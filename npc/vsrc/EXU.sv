==> flow/design.v <==
module ALU #(parameter WIDTH = 32) (         
    input [3 : 0] alu_op,
    input [WIDTH - 1 : 0] data1,
    input [WIDTH - 1 : 0] data2,
    output [WIDTH - 1 : 0] result,
    output zero_flag
);
wire cin = alu_op[2] | alu_op[0];
wire [WIDTH - 1 : 0] addsub_result;
wire cout;
adder32 addsub(
    .a(data1),
    .b(data2 ^ {WIDTH{cin}}),
    .cin(cin),
    .result(addsub_result),
    .cout(cout)
);
wire [WIDTH - 1 : 0] left_logic_shifter = data1 << data2[$clog2(WIDTH) - 1 : 0];
wire [WIDTH - 1 : 0] right_logic_shifter = data1 >> data2[$clog2(WIDTH) - 1 : 0];
wire [WIDTH - 1 : 0] right_arithmetic_shifter = $signed(data1) >>> data2[$clog2(WIDTH) - 1 : 0];
wire [WIDTH - 1 : 0] and_result = data1 & data2;
wire [WIDTH - 1 : 0] or_result = data1 | data2;
wire [WIDTH - 1 : 0] xor_result = data1 ^ data2;
wire real_symbol = data2[WIDTH - 1] ^ cin;
wire overflow_flag = (data1[WIDTH - 1] & real_symbol & ~addsub_result[WIDTH - 1]) | 
                     (~data1[WIDTH - 1] & ~real_symbol & addsub_result[WIDTH - 1]);
wire [WIDTH - 1 : 0] less_signed_result = {{(WIDTH - 1){1'b0}}, addsub_result[WIDTH - 1] ^ overflow_flag};
wire [WIDTH - 1 : 0] less_unsigned_result = {{(WIDTH - 1){1'b0}}, cout ^ cin};
logic [WIDTH - 1 : 0] result_comb;
always_comb begin
    case(alu_op)
        4'b0000: result_comb = addsub_result;
        4'b0001: result_comb = addsub_result;
        4'b1110: result_comb = and_result;
        4'b1100: result_comb = or_result;
        4'b1000: result_comb = xor_result;
        4'b0010: result_comb = left_logic_shifter;
        4'b1010: result_comb = right_logic_shifter;
        4'b1011: result_comb = right_arithmetic_shifter;
        4'b0100: result_comb = less_signed_result;
        4'b0110: result_comb = less_unsigned_result;
        default: result_comb = data2;
    endcase
end
assign result = result_comb;
assign zero_flag = ~(|addsub_result);
endmodule
module CSR #(parameter WIDTH = 32) (
    input clk,
    input rst,
    input wen,
    input is_ecall,
    input [11 : 0] addr,
    input [WIDTH - 1 : 0] data_in,
    input [WIDTH - 1 : 0] pc,
    output [WIDTH - 1 : 0] data_out,
    output [WIDTH - 1 : 0] mtvec,
    output [WIDTH - 1 : 0] mepc
);
reg [WIDTH - 1 : 0] reg_mcause, reg_mstatus, reg_mtvec, reg_mepc;
wire is_mcause = (addr[7 : 0] == 8'h42);
wire is_mstatus = (addr[7 : 0] == 8'h00);
wire is_mtvec = (addr[7 : 0] == 8'h05);
wire is_mepc = (addr[7 : 0] == 8'h41);
always @(posedge clk) begin
    if (rst) begin
        reg_mcause <= {WIDTH{1'b0}};
        reg_mtvec <= {WIDTH{1'b0}};
        reg_mepc <= {WIDTH{1'b0}};
    end else begin
        if (is_ecall) begin
            reg_mcause <= 32'd11;
            reg_mepc <= pc;
            reg_mstatus <= 32'h1800;     
        end else begin
            reg_mcause <= (is_mcause & wen) ? data_in : reg_mcause;
            reg_mstatus <= (is_mstatus & wen) ? data_in : reg_mstatus;
            reg_mtvec <= (is_mtvec & wen) ? data_in : reg_mtvec;
            reg_mepc <= (is_mepc & wen) ? data_in : reg_mepc;
        end
    end
end
assign data_out = {32{is_mcause}} & reg_mcause | 
                  {32{is_mstatus}} & reg_mstatus | 
                  {32{is_mtvec}} & reg_mtvec | 
                  {32{is_mepc}} & reg_mepc;
assign mtvec = reg_mtvec;
assign mepc = reg_mepc;
endmodule
module EXU #(parameter WIDTH = 32) (
    input clk,
    input rst,
    input idu_valid,
    input [191 : 0] idu_data,
    output exu_ready,
    output exu_valid,
    output reg [108 : 0] exu_data,
    input lsu_ready,
    output pre_lsu_ren,
    output pre_lsu_wen,
    input [1 : 0] pc_sel,
    input pc_sel_for_adder_left,
    input is_branch,
    input [31 : 0] imm,
    input [31 : 0] inst,
    output [31 : 0] pc
);
wire [WIDTH - 1 : 0] alu_data1 = idu_data[191 : 160];
wire [WIDTH - 1 : 0] alu_data2 = idu_data[159 : 128];
wire [3 : 0] alu_op = idu_data[127 : 124];
wire csr_wen = idu_data[123];
wire csr_sel = idu_data[122];
wire csr_is_ecall = idu_data[121];
wire [11 : 0] csr_addr = idu_data[120 : 109];
wire [31 : 0] pc_now = idu_data[108 : 77];
wire [31 : 0] rs1_data = idu_data[76 : 45];
wire [44 : 0] rest_idu_data = idu_data[44 : 0];
assign pre_lsu_ren = idu_data[44];
assign pre_lsu_wen = idu_data[43];
typedef enum logic { 
    S_IDLE,
    S_WAIT_READY
} exu_state_t;
exu_state_t state, next_state;
always_ff @(posedge clk) begin
    state <= rst ? S_IDLE : next_state;
end
always_comb begin
    case(state)
        S_IDLE:
            next_state = (exu_valid & ~lsu_ready) ? S_WAIT_READY : S_IDLE;
        S_WAIT_READY:
            next_state = (lsu_ready) ? S_IDLE : S_WAIT_READY;
        default:
            next_state = S_IDLE;
    endcase
end
reg has_new_data;
always_ff @(posedge clk) begin
    has_new_data <= (idu_valid & exu_ready) ? 1'b1 : 1'b0;
end
assign exu_ready = lsu_ready;
assign exu_valid = has_new_data | (state == S_WAIT_READY);
wire [31 : 0] alu_result;
wire zero_flag;
ALU #(WIDTH) alu (
    .alu_op(alu_op),
    .data1(alu_data1),
    .data2(alu_data2),
    .result(alu_result),
    .zero_flag(zero_flag)
);
wire [31 : 0] mtvec;     
wire [31 : 0] mepc;      
wire [31 : 0] csr_data_o;
wire [31 : 0] csr_data_i = csr_sel ? rs1_data | csr_data_o : rs1_data;
CSR #(32) CSR_INTER(
    .clk(clk),
    .rst(rst),
    .wen(csr_wen & has_new_data),
    .is_ecall(csr_is_ecall & has_new_data),
    .addr(csr_addr),
    .data_in(csr_data_i),
    .pc(pc_now),
    .data_out(csr_data_o),
    .mtvec(mtvec),
    .mepc(mepc)
);
always_ff @(posedge clk) begin
    exu_data <= (exu_valid & lsu_ready) ? {alu_result, rest_idu_data, csr_data_o} : exu_data;
end
PC #(WIDTH) PC_INTER(
    .clk(clk),
    .rst(rst),
    .valid(exu_valid),
    .sel(pc_sel),
    .sel_for_adder_left(pc_sel_for_adder_left),
    .is_branch(is_branch),
    .zero_flag(zero_flag),
    .less_flag(alu_result[0]),
    .inst(inst),
    .rs1(rs1_data),
    .imm(imm),
    .mtvec(mtvec),
    .mepc(mepc),
    .pc(pc)
);
endmodule
module PC #(parameter WIDTH = 32) (
    input clk,
    input rst,
    input valid,
    input [1 : 0] sel,
    input sel_for_adder_left,
    input is_branch,
    input zero_flag,
    input less_flag,
    input [31 : 0] inst,
    input [WIDTH - 1 : 0] rs1,
    input [WIDTH - 1 : 0] imm,
    input [WIDTH - 1 : 0] mtvec,
    input [WIDTH - 1 : 0] mepc,
    output reg [WIDTH - 1 : 0] pc
);
wire sel_for_adder_right = inst[6] & inst[2] |      
                            is_branch & ~inst[14] & ~inst[12] & zero_flag |
                            is_branch & ~inst[14] & inst[12] & ~zero_flag |
                            is_branch & inst[14] & ~inst[12] & less_flag |
                            is_branch & inst[14] & inst[12] & ~less_flag;
wire [WIDTH - 1 : 0] adder_left = sel_for_adder_left ? rs1 : pc;
wire [WIDTH - 1 : 0] adder_right = sel_for_adder_right ? imm : {{(WIDTH-3){1'b0}}, 3'b100};
wire [WIDTH - 1 : 0] adder_result = adder_left + adder_right;
wire [WIDTH - 1 : 0] new_pc = sel == 2'b01 ? mtvec :
                              sel == 2'b11 ? mepc  : 
                              adder_result;
always_ff @(posedge clk) begin
    if (rst) pc <= 32'h80000000;
    else if (valid) pc <= new_pc;
    else pc <= pc;
end
endmodule
module adder32(
    input  [31 : 0] a,
    input  [31 : 0] b,
    input cin,
    output  [31 : 0] result,
    output cout
);
wire [31 : 0] p = a | b;
wire [31 : 0] g = a & b;
wire [7 : 0] P, G;
wire [31 : 0] c;
carry_4 C3_0(p[3 : 0], g[3 : 0], cin, c[2 : 0], P[0], G[0]);
carry_4 C7_4(p[7 : 4], g[7 : 4], c[3], c[6 : 4], P[1], G[1]);
carry_4 C11_8(p[11 : 8], g[11 : 8], c[7], c[10 : 8], P[2], G[2]);
carry_4 C15_12(p[15 : 12], g[15 : 12], c[11], c[14 : 12], P[3], G[3]);
carry_4_out_4 C_INTER_2_1(P[3 : 0], G[3 : 0], cin, {c[15], c[11], c[7], c[3]});
carry_4 C19_16(p[19 : 16], g[19 : 16], c[15], c[18 : 16], P[4], G[4]);
carry_4 C23_20(p[23 : 20], g[23 : 20], c[19], c[22 : 20], P[5], G[5]);
carry_4 C27_24(p[27 : 24], g[27 : 24], c[23], c[26 : 24], P[6], G[6]);
carry_4 C31_28(p[31 : 28], g[31 : 28], c[27], c[30 : 28], P[7], G[7]);
carry_4_out_4 C_INTER_2_2(P[7 : 4], G[7 : 4], c[15], {c[31], c[27], c[23], c[19]});
assign result = a ^ b ^ {c[30 : 0], cin};
assign cout = c[31];
endmodule
module carry_4(
    input [3 : 0] p,
    input [3 : 0] g,
    input cin,
    output [2 : 0] cout,
    output P,
    output G
);
assign P = &p;
assign G = g[3] | p[3] & g[2] | p[3] & p[2] & g[1] | p[3] & p[2] & p[1] & g[0];
assign cout[0] = g[0] | p[0] & cin;
assign cout[1] = g[1] | p[1] & g[0] | p[1] & p[0] & cin;
assign cout[2] = g[2] | p[2] & g[1] | p[2] & p[1] & g[0] | p[2] & p[1] & p[0] & cin;
endmodule
module carry_4_out_4(
    input [3 : 0] p,
    input [3 : 0] g,
    input cin,
    output [3 : 0] cout
);
assign cout[0] = g[0] | p[0] & cin;
assign cout[1] = g[1] | p[1] & g[0] | p[1] & p[0] & cin;
assign cout[2] = g[2] | p[2] & g[1] | p[2] & p[1] & g[0] | p[2] & p[1] & p[0] & cin;
assign cout[3] = g[3] | p[3] & g[2] | p[3] & p[2] & g[1] | p[3] & p[2] & p[1] & g[0] | p[3] & p[2] & p[1] & p[0] & cin;
endmodule
==> From RTL to reports: EXU <==
The steps from the RTL of EXU to its reports follow in flow order.
Line numbers count from 1 in the design file above.
Operators: Yosys type, input widths -> output width; for muxes data width and select width s.
Library cell names are shortened.
{ "design": {"top_module": "EXU", "clock": "clk", "lib": "sky130hd", "pvt_corner": "tt_025C_1v80"} }

==> Word level <==
Counts by Yosys on the flattened word-level netlist (proc, flatten, opt, wreduce; memories kept). Register bits leave out memories and registers merged into their read ports (data or address). Print and check cells are left out. Cells with the same type and inputs are merged into one.
{ "word_totals": {"register_bits": 271, "input_bits": 264, "output_inout_bits": 145, "elab_cells": 357} }
{ "op_classes": {"n_addsub": 1, "eq_ne": 14, "shift": 3, "mux": 15, "logic": 297, "n_reduce_logical": 18} }
{ "op_table": {"columns": ["op", "n"], "rows": [
  ["$pmux 32 s9", 1],
  ["$mux 32", 8],
  ["$and 32x32->32", 6],
  ["$or 32x32->32", 6],
  ["$and 1x1->1", 168],
  ["$xor 32x32->32", 4],
  ["$or 1x1->1", 99],
  ["$add 32x32->32", 1],
  ["$shl 32x5->32", 1],
  ["$shr 32x5->32", 1],
  ["$sshr 32x5->32", 1],
  ["$reduce_or 32->1", 1],
  ["$reduce_and 4->1", 8],
  ["$eq 4x4->1 const B", 5],
  ["$eq 8x7->1 const B", 2],
  ["$not 1->1", 11],
  ["$eq 4x3->1 const B", 2],
  ["$eq 8x3->1 const B", 1],
  ["$logic_not 8->1", 1],
  ["$mux 4", 2],
  ["$reduce_bool 2->1", 3],
  ["$reduce_and 2->1", 2],
  ["$reduce_or 2->1", 2],
  ["$eq 4x1->1 const B", 1],
  ["$eq 4x2->1 const B", 1],
  ["$logic_not 4->1", 1],
  ["$xor 1x1->1", 3],
  ["$mux 1", 3]
]} }
Not listed: further kinds 3, cells in them 3.

==> Depth <==
Longest topological path by Yosys (ltp), each cell counted once; first at word level (registers and memories cut), then after technology mapping (sequential cells cut; the memories' decode and read muxes count).
{ "depth": {"ltp_word": 29, "ABC_AREA": 0, "depth_mapped": 38, "mapped_depth_nobuf": 35} }

==> Synthesis result <==
Yosys stat after the flow's synthesis: flattened, memories mapped to cells. It holds for the ABC_AREA given above (unset counts as 0); a run with the other value may have another netlist.
The area totals of this step are shown rounded.
{ "by_type": {"columns": ["cell_type", "n", "area_total_um2"], "rows": [
  ["edfxtp_1", 141, 4.23E+03],
  ["dfxtp_1", 130, 2.6E+03],
  ["ha_1", 158, 1.98E+03],
  ["nor2_1", 338, 1.27E+03],
  ["a21oi_1", 229, 1.15E+03],
  ["nand2_1", 230, 863.328],
  ["mux2i_1", 73, 730.701],
  ["mux4_2", 30, 675.648],
  ["a211oi_1", 81, 608.083],
  ["o21ai_0", 106, 530.509],
  ["xnor2_1", 59, 516.746],
  ["inv_1", 130, 487.968],
  ["clkbuf_1", 124, 465.446],
  ["mux2_2", 40, 450.432],
  ["o211ai_1", 46, 345.331],
  ["a222oi_1", 32, 320.307],
  ["a221oi_1", 31, 271.51],
  ["nor2b_1", 33, 206.448]
]} }
Other cell types: 69; their cells: 374.
{ "synth_totals": {"mapped_cells": 2385, "area_um2": 20480, "sequential_area_um2": 6837, "ffs": 271} }
By module: a second synthesis without flattening, with its own total; a netlist apart from the flattened one above.
{ "unflattened": {"cells_unflattened": 2497, "area_unflattened_um2": 22000} }
Each row is one instance without its submodules.
{ "by_module": {"columns": ["mod", "n_inst", "cells", "area_um2", "mod_seq_area_um2"], "rows": [
  ["ALU #(WIDTH=32)", 1, 934, 6424, 0.0],
  ["CSR #(WIDTH=32)", 1, 601, 5871, 2883],
  ["PC #(WIDTH=32)", 1, 525, 4075, 640.6],
  ["EXU", 1, 155, 3651, 3313],
  ["adder32", 1, 192, 1441, 0.0],
  ["carry_4", 8, 10, 57.6, 0.0],
  ["carry_4_out_4", 2, 5, 38.8, 0.0]
]} }

==> Path before layout <==
Path of least setup slack by OpenSTA after synthesis, without wires, with an ideal clock, recovery checks aside; 20% of the period is set as input and as output delay. Where synthesis merged equal registers, the netlist keeps one of their names.
{ "synth_timing": {"kind": "input-to-reg", "start": "input port idu_data[129]", "end": "register PC_INTER.pc[30]", "period_ps": 11000, "in_delay_ps": 2200, "setup_time_ps": 86, "launch_ps": 2200, "t_arrival_ps": 11499, "required_ps": 10914, "slack_ps": -585, "delay_ps": 9385, "path_stages": 38, "n_path_buf": 5, "period_less_setup_slack_ps": 11585} }
"delay_ps" is the arrival time less input delay plus setup time.
"path_stages" counts driving pins, that of a launching flip-flop among them; a cell with two outputs on the path counts twice.
"period_less_setup_slack_ps" = period - worst setup slack (recovery checks aside). The figure is calculated, with input and output delays left at 20% of the set period.
Between the ends stands the longest chain of elaborated cells between them, by number of cells; it is not shown to be the way that was timed. Of several equally long chains one is given.
Each line given opens the expression or statement behind the cell; cells for indexed reads and writes are added by Yosys, which also makes memories of some case tables.
A register here has more assigning lines than the two given.
{ "synth_via": {"path_cell_list": "clkbuf_1 > clkbuf_1 > clkbuf_1 > clkbuf_1 > xnor2_1 > inv_1 > ha_1 > or4b_4 > a21o_1 > a2111oi_2 > nor2_1 > fa_1 > xnor2_1 > or4b_1 > nor4b_1 > nand4_1 > or4_1 > or4b_4 > [2 not listed] > a32oi_2 > buf_4 > nor2b_1 > ha_1 > inv_1 > fa_1 > nor2b_1 > o21ai_0 > a21boi_0 > o21ai_0 > a21boi_0 > nor3_1 > nand4b_1 > o311a_1 > o311ai_0 > o221ai_1 > xor2_1 > a211oi_1", "elab_chain_len": 25, "cone_cells": 116, "lines_between": 31, "classes_between": "add/sub: 1; shift: 3; mux: 4; logic: 106; reduce/logical: 2"} }
{ "synth_rtl": {"columns": ["item", "line", "source"], "rows": [
  ["start: declaration", 94, "input [191 : 0] idu_data,"],
  ["$xor 32x32->32", 13, ".b(data2 ^ {WIDTH{cin}}),"],
  ["$and 32x32->32", 230, "wire [31 : 0] g = a & b;"],
  ["$and 1x1->1", 255, "assign G = g[3] | p[3] & g[2] | p[3] & p[2] & g[1] | p[3] & p[2] & p[1] & g[0];"],
  ["$or 1x1->1 (2 in a row)", 255, null],
  ["$and 1x1->1", 269, "assign cout[3] = g[3] | p[3] & g[2] | p[3] & p[2] & g[1] | p[3] & p[2] & p[1] & g[0] | p[3] & p[2] & p[1] & p[ ..."],
  ["$or 1x1->1 (2 in a row)", 269, null],
  ["$and 1x1->1", 268, "assign cout[2] = g[2] | p[2] & g[1] | p[2] & p[1] & g[0] | p[2] & p[1] & p[0] & cin;"],
  ["[8 not listed]", null, null],
  ["$pmux 32 s9", 31, "case(alu_op)"],
  ["$and 1x1->1", 208, "is_branch & inst[14] & ~inst[12] & less_flag |"],
  ["$or 1x1->1 (2 in a row)", 205, "wire sel_for_adder_right = inst[6] & inst[2] |"],
  ["$mux 32", 211, "wire [WIDTH - 1 : 0] adder_right = sel_for_adder_right ? imm : {{(WIDTH-3){1'b0}}, 3'b100};"],
  ["$add 32x32->32", 212, "wire [WIDTH - 1 : 0] adder_result = adder_left + adder_right;"],
  ["$mux 32", 214, "sel == 2'b11 ? mepc  :"],
  ["$mux 32", 213, "wire [WIDTH - 1 : 0] new_pc = sel == 2'b01 ? mtvec :"],
  ["end: assignment", 218, "else if (valid) pc <= new_pc;"],
  ["end: assignment", 219, "else pc <= pc;"],
  ["end: declaration", 203, "output reg [WIDTH - 1 : 0] pc"]
]} }

==> Path in the finished layout <==
From the final timing report of run 2: the path of least setup slack in the routed layout; clock arrival at registers is part of the times.
The path's times are printed in steps of 10 ps; the period is the one set.
{ "layout_timing": {"kind": "input-to-reg", "start": "input port idu_data[124]", "end": "register PC_INTER.pc[30]", "period_ps": 14700, "in_delay_ps": 2940, "setup_time_ps": 90, "launch_ps": 2940, "t_arrival_ps": 14320, "required_ps": 15250, "slack_ps": 930, "path_stages": 40, "n_path_buf": 6} }
Between the ends stands the longest chain of elaborated cells between them, by number of cells; it is not shown to be the way that was timed. Of several equally long chains one is given.
A register here has more assigning lines than the two given.
{ "layout_via": {"path_cell_list": "clkdlybuf4s50_1 > buf_4 > nor2_4 > buf_12 > xnor2_1 > inv_1 > ha_1 > or4_1 > nor4_1 > a21boi_4 > o41ai_4 > buf_4 > o21a_1 > fa_1 > nand4b_1 > nor3_1 > nand4_1 > or4_1 > [4 not listed] > nor2b_1 > buf_4 > ha_1 > inv_1 > fa_1 > nor2b_1 > o21ai_0 > a21boi_0 > o21ai_0 > a21boi_0 > nor3_1 > nand4b_1 > o311a_1 > o311ai_0 > buf_4 > o221ai_1 > xor2_1 > a211oi_1", "elab_chain_len": 29, "cone_cells": 287, "lines_between": 30, "classes_between": "add/sub: 1; eq/ne: 9; mux: 4; logic: 262; reduce/logical: 11"} }
{ "layout_rtl": {"columns": ["item", "line", "source"], "rows": [
  ["start: declaration", 94, "input [191 : 0] idu_data,"],
  ["$or 1x1->1", 8, "wire cin = alu_op[2] | alu_op[0];"],
  ["$xor 32x32->32", 13, ".b(data2 ^ {WIDTH{cin}}),"],
  ["$or 32x32->32", 229, "wire [31 : 0] p = a | b;"],
  ["$and 1x1->1", 255, "assign G = g[3] | p[3] & g[2] | p[3] & p[2] & g[1] | p[3] & p[2] & p[1] & g[0];"],
  ["$or 1x1->1 (3 in a row)", 255, null],
  ["$and 1x1->1", 269, "assign cout[3] = g[3] | p[3] & g[2] | p[3] & p[2] & g[1] | p[3] & p[2] & p[1] & g[0] | p[3] & p[2] & p[1] & p[ ..."],
  ["$or 1x1->1 (4 in a row)", 269, null],
  ["[9 not listed]", null, null],
  ["$pmux 32 s9", 31, "case(alu_op)"],
  ["$and 1x1->1", 208, "is_branch & inst[14] & ~inst[12] & less_flag |"],
  ["$or 1x1->1 (2 in a row)", 205, "wire sel_for_adder_right = inst[6] & inst[2] |"],
  ["$mux 32", 211, "wire [WIDTH - 1 : 0] adder_right = sel_for_adder_right ? imm : {{(WIDTH-3){1'b0}}, 3'b100};"],
  ["$add 32x32->32", 212, "wire [WIDTH - 1 : 0] adder_result = adder_left + adder_right;"],
  ["$mux 32", 214, "sel == 2'b11 ? mepc  :"],
  ["$mux 32", 213, "wire [WIDTH - 1 : 0] new_pc = sel == 2'b01 ? mtvec :"],
  ["end: assignment", 218, "else if (valid) pc <= new_pc;"],
  ["end: assignment", 219, "else pc <= pc;"],
  ["end: declaration", 203, "output reg [WIDTH - 1 : 0] pc"]
]} }

# Flow runs of EXU

2 stored runs of EXU in the flow (synthesis by Yosys, layout by OpenROAD, sky130hd cells), in arbitrary order. Constraints: input delay and output delay 20% of the set period each, output load 0.01 pF.
"timing.achieved_period_ps": clock period set for the run, less the worst setup slack. It is reckoned from that one timing run; input and output delays stay at 20% of the period that was set.
"worstPathTime_ps" = time allowed to the worst setup path (clock period - input delay - output delay, where it has them) - its slack; a late launch clock adds to it, a late capture clock takes from it.
"final_power_mw" rests on the timing tool's default activity at the inputs, not on a simulated workload.
"worstPathTime_ps" is given in steps of 10 ps.
The measured numbers are rounded.
[
  {
    "run": "run 1",
    "settings": { "period_ns": 11.3, "CORE_UTILIZATION": 42, "CORE_ASPECT_RATIO": 0.87, "CORE_MARGIN": 8, "CELL_PAD_IN_SITES_GLOBAL_PLACEMENT": 0, "CELL_PAD_IN_SITES_DETAIL_PLACEMENT": 2, "TNS_END_PERCENT": 30, "GPL_TIMING_DRIVEN": 1, "CTS_CLUSTER_DIAMETER": 393, "MIN_ROUTING_LAYER": "met2", "CAP_MARGIN": 20, "SLEW_MARGIN": 20 },
    "outcome": "incomplete, placement halted on DPL-0033"
  },
  {
    "run": "run 2",
    "settings": { "period_ns": 14.7, "CORE_UTILIZATION": 24, "PLACE_DENSITY_LB_ADDON": 0.25, "CORE_MARGIN": 7, "CELL_PAD_IN_SITES_GLOBAL_PLACEMENT": 3, "CELL_PAD_IN_SITES_DETAIL_PLACEMENT": 0, "TNS_END_PERCENT": 50, "CTS_CLUSTER_SIZE": 85, "CTS_CLUSTER_DIAMETER": 223, "CAP_MARGIN": 5, "SLEW_MARGIN": 10, "MIN_ROUTING_LAYER": "met2" },
    "results": { "synth_area_um2": 20480, "die_area_um2": 93710, "cell_area_final_um2": 26070, "finalUtil_frac": 0.31, "fin_ws_ps": 931, "total_negative_slack_ps": 0, "worst_hold_slack_ps": 481, "final_power_mw": 1.981, "timing.achieved_period_ps": 13769, "worstPathTime_ps": 10830, "worst_path_kind": "input-to-reg" }
  }
]
