==> flow/design.v <==
module WBU #(parameter WIDTH = 32) (
    input [4 : 0] rs1_addr,
    input [4 : 0] rs2_addr,
    output [31 : 0] rs1_data,
    output [31 : 0] rs2_data,
    input clk,
    input rst,
    input lsu_valid,
    input [103 : 0] lsu_data,
    output wbu_valid
);
wire [31 : 0] alu_result = lsu_data[103 : 72];
wire [31 : 0] lsu_rdata = lsu_data[71 : 40];
wire rd_wen = lsu_data[39];
wire [4 : 0] rd_addr = lsu_data[38 : 34];
wire [1 : 0] rd_input_sel = lsu_data[33 : 32];
wire [31 : 0] csr_data_o = lsu_data[31 : 0];
reg has_new_data;
always_ff @(posedge clk) begin
    has_new_data <= lsu_valid ? 1'b1 : 1'b0;
end
assign wbu_valid = has_new_data;
wire [WIDTH - 1 : 0] rd_data = rd_input_sel == 2'b01 ? lsu_rdata : 
                               rd_input_sel == 2'b10 ? csr_data_o : 
                               alu_result;
registerfile #(32) RF_INTER (
    .clk(clk),
    .wen(rd_wen & has_new_data),
    .rd_addr(rd_addr),
    .rd_data(rd_data),
    .rs1_addr(rs1_addr),
    .rs1_data(rs1_data),
    .rs2_addr(rs2_addr),
    .rs2_data(rs2_data)
);
endmodule
module registerfile #(parameter WIDTH = 32) (
    input clk,
    input wen,
    input [4 : 0] rd_addr,
    input [WIDTH - 1 : 0] rd_data,
    input [4 : 0] rs1_addr,
    output [WIDTH - 1 : 0] rs1_data,
    input [4 : 0] rs2_addr,
    output [WIDTH - 1 : 0] rs2_data
);
reg [WIDTH - 1 : 0] register_file [31 : 0];
wire not_x0 = |rd_addr;
always @(posedge clk) begin
    if (wen & not_x0) register_file[rd_addr] <= rd_data;
end
assign rs1_data = rs1_addr != 0 ? register_file[rs1_addr] : {WIDTH{1'b0}};
assign rs2_data = rs2_addr != 0 ? register_file[rs2_addr] : {WIDTH{1'b0}};
endmodule
# Tool chain data of WBU

What the tools print for WBU, step after step.
Lines are those of the file above, counted from 1.
Library cell names are shortened.
A cell with n/a has no value.

Top module: WBU
Clock: clk
Cell library: sky130hd
Corner: tt_025C_1v80

# Word-level counts

Source: Yosys, flattened and elaborated, memories not mapped. Widths are those after wreduce; folded enables and synchronous resets count as part of the registers. Registers that Yosys merges into a memory's read port (data or address) are not register bits. Print and check cells do not count. Equal cells are merged and count once.
Memory sizes are those after Yosys's memory passes, which may raise the word count (mostly to a power of two), join words into wider ones and drop unused or constant bits.

Bits in read-only memories: 0
Register bits after elaboration: 1
Clocked read ports x word width: 0
Bits in latches: 0
Memory cells: 1
Memory bits (writable): 1024
Output and inout port bits: 65

Memories:

| memory                 | depth | bits a word | rd ports | wr ports | line | text |
| RF_INTER.register_file | 32    | 32          | 2        | 1        | 47   | `reg [WIDTH - 1 : 0] register_file [31 : 0];` |

Eq/ne operators: 2
Multiplexer cells: 8
Multiply operators: 0
Bitwise gates (word level): 2
$add $sub $neg: 0
Shift operators: 0
Div/mod/pow operators: 0
$lt $le $gt $ge: 0
Reductions and logical operators: 3

Operators by type and width:

| operator                                     | count |
| two-way mux 32 bit                           | 5 |
| nonzero test 5 bit                           | 2 |
| OR reduction 5 bit                           | 1 |
| two-way mux 5 bit                            | 1 |
| AND 1 bit                                    | 2 |
| equality test 2 x 1 -> 1 bit with constant B | 1 |
| equality test 2 bit with constant B          | 1 |
| two-way mux 1 bit                            | 2 |

# Longest topological paths

Depth = most cells in a row (Yosys ltp): at word level without a register or memory, in the mapped netlist without a sequential cell, where the memories' decode and read muxes count.

Depth after elaboration: 4
ABC_AREA: 0
Gate-level depth with buffers: 9

# Synthesis result

The flow's flattened synthesis, as Yosys stat reports it; memories are mapped. The netlist is that of the ABC_AREA named above (0 if unset); the other value can give another one.
Totals and module areas in this step are rounded.

Cell types:

| cell      | count | area in all (sq um) |
| edfxtp_1  | 1024  | 3.07E+04 |
| mux4_2    | 448   | 1.01E+04 |
| mux2i_1   | 224   | 2242.15 |
| a211oi_1  | 64    | 480.461 |
| a22oi_1   | 64    | 480.461 |
| nor2b_1   | 69    | 431.664 |
| a221oi_1  | 47    | 411.645 |
| clkbuf_1  | 101   | 379.114 |
| mux2_2    | 32    | 360.346 |
| buf_2     | 66    | 330.317 |
| a221o_1   | 32    | 320.307 |
| a311oi_1  | 32    | 280.269 |
| o21ai_0   | 54    | 270.259 |
| buf_4     | 31    | 232.723 |
| a31oi_1   | 32    | 200.192 |
| a21oi_1   | 32    | 160.154 |
| nor2_1    | 41    | 153.898 |
| o2111ai_1 | 17    | 148.893 |

Other cell types: 21; their cells: 101.

Mapped flip-flops: 1025
Cell area after synthesis: 0.0483 sq mm
Standard cells after synthesis: 2511

By module: a second synthesis without flattening, with its own total; a netlist apart from the flattened one above.

Cells (unflattened synthesis): 2644
Area (unflattened synthesis): 0.0486 sq mm

Each row is one instance without its submodules.

By module:

| module                   | area (sq mm) | sequential area (sq mm) | instances | cells |
| registerfile #(WIDTH=32) | 0.0479       | 0.0307                  | 1         | 2564 |
| WBU                      | 0.000738     | 0.00002                 | 1         | 80 |

# Timing after synthesis

Path of least setup slack by OpenSTA after synthesis, without wires, with an ideal clock, recovery checks aside; 20% of the period is set as input and as output delay. Where synthesis merged equal registers, the netlist keeps one of their names.

Path kind: input -> register
Start: input lsu_data[37]
End: memory RF_INTER.register_file[19][0]
Driving pins on the path: 2
Data arrival time: 2.578 ns
Setup time: 0.421 ns
Input delay: 0.688 ns
Buffers on the path: 0
Required time: 3.019 ns
Launch time at the first pin: 0.688 ns
Clock period: 3.44 ns
Delay of the path: 2.311 ns
Path slack: 0.440 ns
Period reached after synthesis: 3.0 ns

"delay of the path" is the arrival time less input delay plus setup time.
"driving pins on the path" counts driving pins, that of a launching flip-flop among them; a cell with two outputs on the path counts twice.
"period reached after synthesis" = period - worst setup slack (recovery checks aside). The figure is calculated, with input and output delays left at 20% of the set period.
The rows between start and end are the longest chain of elaborated cells between them; the timing report does not say that the signal goes this way. Where chains are equally long, one stands for them.
A line is the first line of the expression or statement that the cell stems from. Yosys adds cells for indexed reads and writes and turns some case tables into memories.
The path ends at the enable pin of a flip-flop; only ways to that pin are counted.

Cells stage by stage: or3b_2 nor2_1
Cells in the longest elaborated chain: 3

Ends and longest elaborated chain, after synthesis:

| item               | line | text |
| start, declared    | 9    | `input [103 : 0] lsu_data,` |
| OR reduction 5 bit | 48   | `wire not_x0 = \|rd_addr;` |
| AND 1 bit          | 50   | `if (wen & not_x0) register_file[rd_addr] <= rd_data;` |
| two-way mux 5 bit  | 50   |  |
| end, declared      | 47   | `reg [WIDTH - 1 : 0] register_file [31 : 0];` |

# Timing after layout

Path of least setup slack in the final report of record 2 (OpenROAD, finished layout, wires in). Where an end is a register, its clock arrival counts in the times.

Path kind: register -> output
Start: memory RF_INTER.register_file[7][14]
End: output rs2_data[14]
Clock period: 2.27 ns
Path slack: -0.66 ns
Launch time at the first pin: 0.68 ns
Driving pins on the path: 8
Required time: 1.82 ns
Output delay: 0.45 ns
Data arrival time: 2.47 ns
Buffers on the path: 3

The rows between start and end are the longest chain of elaborated cells between them; the timing report does not say that the signal goes this way. Where chains are equally long, one stands for them.
The chain passes a memory read, where the word-level depth is cut; so it can be longer than that depth.

Cells stage by stage: edfxtp_1 mux4_2 mux2_4 o21ai_2 buf_4 a311oi_2 buf_4 buf_6
Cells in the longest elaborated chain: 2

Ends and longest elaborated chain, post-layout:

| item                      | line | text |
| start, declared           | 47   | `reg [WIDTH - 1 : 0] register_file [31 : 0];` |
| memory read (32 x 32 bit) | 47   |  |
| two-way mux 32 bit        | 53   | `assign rs2_data = rs2_addr != 0 ? register_file[rs2_addr] : {WIDTH{1'b0}};` |
| end, declared             | 5    | `output [31 : 0] rs2_data,` |

Subject: WBU on sky130hd, stored results

Hello all,

WBU through Yosys and OpenROAD on sky130hd: 2 stored runs, unordered, with their settings and measured results. The constraints put input and output delay at 20% of the set period each and load the outputs with 0.01 pF.
"period reached" means the clock period less the worst setup slack. The figure is calculated, with input and output delays left at 20% of the set period.
"critical setup path time" means the part of the period allowed to the worst setup path (the constraints hold back 20% at inputs and 20% at outputs) less its slack; where the path has registers, the arrival times of their clocks count too.
"overall power": no workload was simulated; the value follows from the tool's default switching activity.
The measured numbers are rounded.

## Record 1

==> flow/run.sh <==
#!/bin/bash
# the make line also repeats the synthesis and layout settings of config.mk as NAME=value (left out here)
make -C /OpenROAD-flow-scripts/flow DESIGN_CONFIG=/design/flow/config.mk WORK_HOME=/design/flow/orfs CLKGATE_MAP_FILE= finish
==> flow/config.mk <==
export PLATFORM = sky130hd
export DESIGN_NAME = WBU
export DESIGN_NICKNAME = WBU
export VERILOG_FILES = /design/flow/design.v
export SDC_FILE = /design/flow/constraint.sdc
export NUM_CORES = 4
export LEC_CHECK = 0
export CAP_MARGIN = 20
export CELL_PAD_IN_SITES_DETAIL_PLACEMENT = 2
export CORE_MARGIN = 5
export CORE_UTILIZATION = 55
export HOLD_SLACK_MARGIN = 0.12
export MAX_ROUTING_LAYER = met4
export MIN_ROUTING_LAYER = met1
export PLACE_DENSITY_LB_ADDON = 0.13
export SLEW_MARGIN = 20
export TNS_END_PERCENT = 20
==> flow/constraint.sdc <==
create_clock -name core_clock -period 2.13 [get_ports {clk}]
set_input_delay 0.4260 -clock core_clock [delete_from_list [all_inputs] [get_ports {clk}]]
set_output_delay 0.4260 -clock core_clock [all_outputs]
set_load 0.01 [all_outputs]

Record 1: incomplete, placement halted on DPL-0033

## Record 2

==> flow/run.sh <==
#!/bin/bash
# the make line also repeats the synthesis and layout settings of config.mk as NAME=value (left out here)
make -C /OpenROAD-flow-scripts/flow DESIGN_CONFIG=/design/flow/config.mk WORK_HOME=/design/flow/orfs CLKGATE_MAP_FILE= finish
==> flow/config.mk <==
export PLATFORM = sky130hd
export DESIGN_NAME = WBU
export DESIGN_NICKNAME = WBU
export VERILOG_FILES = /design/flow/design.v
export SDC_FILE = /design/flow/constraint.sdc
export NUM_CORES = 4
export LEC_CHECK = 0
export CAP_MARGIN = 20
export CORE_MARGIN = 3
export CORE_UTILIZATION = 54
export MIN_ROUTING_LAYER = met1
export SETUP_SLACK_MARGIN = 0.36
export SLEW_MARGIN = 20
==> flow/constraint.sdc <==
create_clock -name core_clock -period 2.27 [get_ports {clk}]
set_input_delay 0.4540 -clock core_clock [delete_from_list [all_inputs] [get_ports {clk}]]
set_output_delay 0.4540 -clock core_clock [all_outputs]
set_load 0.01 [all_outputs]

| result of record 2 | value |
|---|---|
| worst hold slack after layout | 0.209 ns |
| overall power | 44400 uW |
| setup slack of the worst path | -0.656 ns |
| utilization after layout | 70.2% |
| netlist area reported by Yosys | 0.0483 sq mm |
| overall die area | 0.0931 sq mm |
| setup TNS | -32.2 ns |
| critical setup path time | 2.47 ns |
| type of the worst setup path | register -> output |
| period reached | 2.926 ns |
| standard-cell area after routing | 0.0621 sq mm |

Thanks
